==> flow/design.v <==
`timescale 1s / 1ms
module llm(green, red, yellow, clock, a1, a2, a3, deception_out, current_state, timer);
    input green, red, yellow;
    input clock;
    output reg [3:0] current_state;
    output reg a1, a2, a3, deception_out;  
    output reg [5:0] timer;
    localparam LAY_LOW         = 4'b0000,
               DECEPTION       = 4'b0001,
               ATTACK_SECURITY = 4'b0010,
               ATTACK_DATABASE = 4'b0011,
               FAIL            = 4'b0100,
               EXPANSION       = 4'b0101;
    reg [3:0] next_state;
    initial begin
        current_state = LAY_LOW;   
        timer = 1;                
        a1 = 0;
        a2 = 0;
        a3 = 0;
        deception_out = 0;
    end
    always @(posedge clock) begin
        if (current_state != next_state) begin
            timer <= 1;                
        end else begin
            timer <= timer + 1;        
        end
        current_state <= next_state;   
    end
    always @(*) begin
        next_state = current_state;    
        a1 = 0;
        a2 = 0;
        a3 = 0;
        deception_out = 0;
        case (current_state)
            LAY_LOW: begin
                if (red) begin
                    next_state = DECEPTION;
                end else if (yellow) begin
                    next_state = LAY_LOW;
                end else if (green && timer >= 20) begin
                    next_state = ATTACK_SECURITY;
                end
            end
            ATTACK_SECURITY: begin
                a1 = 1;
                if (red) begin
                    next_state = DECEPTION;
                end else if (yellow) begin
                    next_state = LAY_LOW;
                end else if (green && timer >= 20) begin
                    next_state = ATTACK_DATABASE;
                end
            end
            ATTACK_DATABASE: begin
                a1 = 1;
                a2 = 1;
                if (red) begin
                    next_state = DECEPTION;
                end else if (yellow) begin
                    next_state = ATTACK_SECURITY;
                end else if (green && timer >= 10) begin
                    next_state = EXPANSION;
                end
            end
            DECEPTION: begin
                deception_out = 1;
                if (timer >= 15) begin
                    if (red) begin
                        next_state = FAIL;
                    end else begin
                        next_state = LAY_LOW;
                        deception_out =0;
                    end
                end
            end
            FAIL: begin
                deception_out = 1;
                next_state = FAIL;   
            end
            EXPANSION: begin
                a1 = 1;
                a2 = 1;
                a3 = 1;
                next_state = EXPANSION;   
            end
            default: begin
                next_state = LAY_LOW;   
            end
        endcase
    end
endmodule
; Reports on llm
; Tool output for the design above, in the order of the flow.
; Lines are those of the file above, counted from 1.
; Operators carry their Yosys type and port widths (W data, S select, Z words).
; Cell names lack the library's common part.
; A cell with -- has no value.
[setup]
design = llm
clk_port = clock
library = sky130hd
pvt_corner = tt_025C_1v80

; Elaborated design
; Counts by Yosys on the flattened word-level netlist (proc, flatten, opt, wreduce; memories kept). Register bits leave out memories and registers merged into their read ports (data or address); mux counts leave out enables and synchronous resets folded into registers. Print and check cells are left out. Cells with the same type and inputs are merged into one.
[bits]
ram_bits = 0
regBits = 10
input_bits = 4
mem_count = 0
mem_bits_ro = 0
clocked_rd_ports_x_width = 0
latch_bits = 0
[op_classes]
reduce_logical = 5
eq_ne = 6
n_mux = 18
bitwise = 0
n_mul = 0
div = 0
n_addsub = 1
shifts = 0
compare = 3
[op_table]
columns = operator, n
row1 = $mux W4, 10
row2 = $pmux W4 S6, 1
row3 = $ge A6 B4 Y1 const B, 2
row4 = $eq A4 B2 Y1 const B, 2
row5 = $eq A4 B3 Y1 const B, 2
row6 = $add A6 B1 Y6 const B, 1
row7 = $ge A6 B5 Y1 const B, 1
row8 = $mux W1, 5
row9 = $eq A4 B1 Y1 const B, 1
row10 = $ne A4 B4 Y1, 1
row11 = $logic_not A4 Y1, 1
row12 = $reduce_or A3 Y1, 1
row13 = $mux W3, 1
row14 = $logic_and A1 B1 Y1, 2
row15 = $reduce_or A2 Y1, 1
row16 = $pmux W1 S2, 1

; Depth
; Depth = most cells in a row (Yosys ltp): at word level without a register or memory, in the mapped netlist without a sequential cell, where the memories' decode and read muxes count.
[logic_depth]
word_depth = 7
ABC_AREA = 1
depth_mapped = 12
mapped_depth_nobuf = 11

; After synthesis
; Yosys stat after the flow's synthesis: flattened, memories mapped to cells. It holds for the ABC_AREA given above (unset counts as 0); a run with the other value may have another netlist.
; The area totals of this step are shown rounded.
[synth_totals]
n_buf = 1
ffs = 10
cells = 109
area_um2 = 682
[by_type]
columns = type, n
row1 = dfxtp_1, 10
row2 = nand2_1, 29
row3 = inv_1, 21
row4 = nor2_1, 12
row5 = nand3_1, 8
row6 = nand4_1, 6
row7 = ha_1, 2
row8 = nor2_2, 4
row9 = xnor2_1, 2
row10 = xor2_1, 2
row11 = nand4_2, 1
row12 = nand3_2, 1
row13 = nor3_1, 2
row14 = nor3_2, 1
row15 = o21ai_0, 2
row16 = o21a_2, 1
row17 = and3_1, 1
row18 = nand2_2, 1
; Not listed: further types 3, cells in them 3.

; Timing after synthesis
; Source: OpenSTA report_checks on the synthesized netlist (no wires, ideal clock, input and output delay 20% of the period each), path of least setup slack; recovery checks are left aside. Register names are those of the netlist, which keeps one name where synthesis merged equal registers.
[synth_path]
path_kind = register -> output
startpoint = register timer[0]
endpoint = output port deception_out
path_stages = 7
required_time_ns = 2.496
arrival_ns = 1.061
output_delay_ns = 0.624
t_first_pin_ns = 0.000
path_slack_ns = 1.435
delay_ns = 1.061
path_buffers = 0
tclk_ns = 3.12
period_less_setup_slack_ns = 1.685
; "delay_ns" = arrival - input delay + setup time.
; At an output port there is no setup time.
; "path_stages": output pins that drive a net of the path, with the launching flip-flop's if there is one; two outputs of one cell count as two.
; "period_less_setup_slack_ns" = period - worst setup slack (recovery checks aside). The figure is calculated, with input and output delays left at 20% of the set period.
; The rows between start and end are the longest chain of elaborated cells between them; the timing report does not say that the signal goes this way. Where chains are equally long, one stands for them.
; A line is the first line of the expression or statement that the cell stems from. Yosys adds cells for indexed reads and writes and turns some case tables into memories.
[synth_via]
path_cell_list = dfxtp_1 > ha_1 > nand3_2 > nand2_1 > nand2_1 > nand2_1 > o21ai_0
elab_chain_cells = 3
[synth_lines]
columns = item, line_no
row1 = "start, declared", 7  ; output reg [5:0] timer;
row2 = "start, assigned", 25  ; timer <= 1;
row3 = "start, assigned", 27  ; timer <= timer + 1;
row4 = $ge A6 B4 Y1, 70  ; if (timer >= 15) begin
row5 = $mux W1, 70
row6 = $pmux W1 S2, 37  ; case (current_state)
row7 = "end, declared", 6  ; output reg a1, a2, a3, deception_out;

; Worst path after layout
; From the final timing report of run 2: the path of least setup slack in the routed layout; clock arrival at registers is part of the times.
[layout_path]
path_kind = register -> output
startpoint = register timer[1]
endpoint = output port deception_out
tclk_ns = 1.42
path_stages = 8
output_delay_ns = 0.28
path_slack_ns = -0.09
path_buffers = 1
arrival_ns = 1.23
required_time_ns = 1.14
t_first_pin_ns = 0.26
; The rows between start and end are the longest chain of elaborated cells between them; the timing report does not say that the signal goes this way. Where chains are equally long, one stands for them.
[layout_via]
path_cell_list = dfxtp_2 > ha_4 > nand3_4 > nand2_4 > nand2_2 > nand2_1 > o21ai_1 > buf_2
elab_chain_cells = 3
[layout_lines]
columns = item, line_no
row1 = "start, declared", 7  ; output reg [5:0] timer;
row2 = "start, assigned", 25  ; timer <= 1;
row3 = "start, assigned", 27  ; timer <= timer + 1;
row4 = $ge A6 B4 Y1, 70  ; if (timer >= 15) begin
row5 = $mux W1, 70
row6 = $pmux W1 S2, 37  ; case (current_state)
row7 = "end, declared", 6  ; output reg a1, a2, a3, deception_out;

; Stored flow runs of llm (2 of them; Yosys, OpenROAD, sky130hd). They differ in their settings and are not a sequence. Constraints: input delay and output delay 20% of the set period each, output load 0.01 pF.
; "achievedPeriod_ns" means the clock period less the worst setup slack. The figure is calculated, with input and output delays left at 20% of the set period.
; "timing.worst_path_ns" is the time allowed to the run's worst setup path (the clock period less input and output delay, where it has them) less its slack. Clock arrival times count: a late capture clock shortens it, a late launch clock lengthens it.
; By "power_total_mw" is meant OpenSTA's value without simulated activity: inputs other than the clock are taken to toggle once in ten clock periods, and the tool carries that through the logic.
; Measured values are rounded.

[run 1: settings]
period_ns = 1.36
CORE_UTILIZATION = 45
PLACE_DENSITY_LB_ADDON = 0.12
HOLD_SLACK_MARGIN = 0.06
CORE_ASPECT_RATIO = 0.92
CORE_MARGIN = 9
CELL_PAD_IN_SITES_GLOBAL_PLACEMENT = 2
CELL_PAD_IN_SITES_DETAIL_PLACEMENT = 1
TNS_END_PERCENT = 20
CTS_CLUSTER_SIZE = 35
CAP_MARGIN = 30
SLEW_MARGIN = 20
[run 1: results]
outcome = unfinished; error FLW-0024 in placement

[run 2: settings]
period_ns = 1.42
CORE_UTILIZATION = 22
SETUP_SLACK_MARGIN = 0.0
PLACE_DENSITY_LB_ADDON = 0.3
CELL_PAD_IN_SITES_DETAIL_PLACEMENT = 0
ABC_AREA = 1
GPL_ROUTABILITY_DRIVEN = 0
CTS_CLUSTER_DIAMETER = 362
MIN_ROUTING_LAYER = met1
CAP_MARGIN = 20
CORE_MARGIN = 2
SLEW_MARGIN = 20
[run 2: results]
power_total_mw = 0.889
final_setup_ws_ns = -0.093
cell_area_final_um2 = 1270
timing.worst_path_ns = 1.23
worstPathKind = register -> output
finish.utilization_frac = 0.425
design_die_area_um2 = 3560
total_negative_slack_ns = -0.304
synthArea_um2 = 682
timing.hold.ws_ns = 0.586
achievedPeriod_ns = 1.513
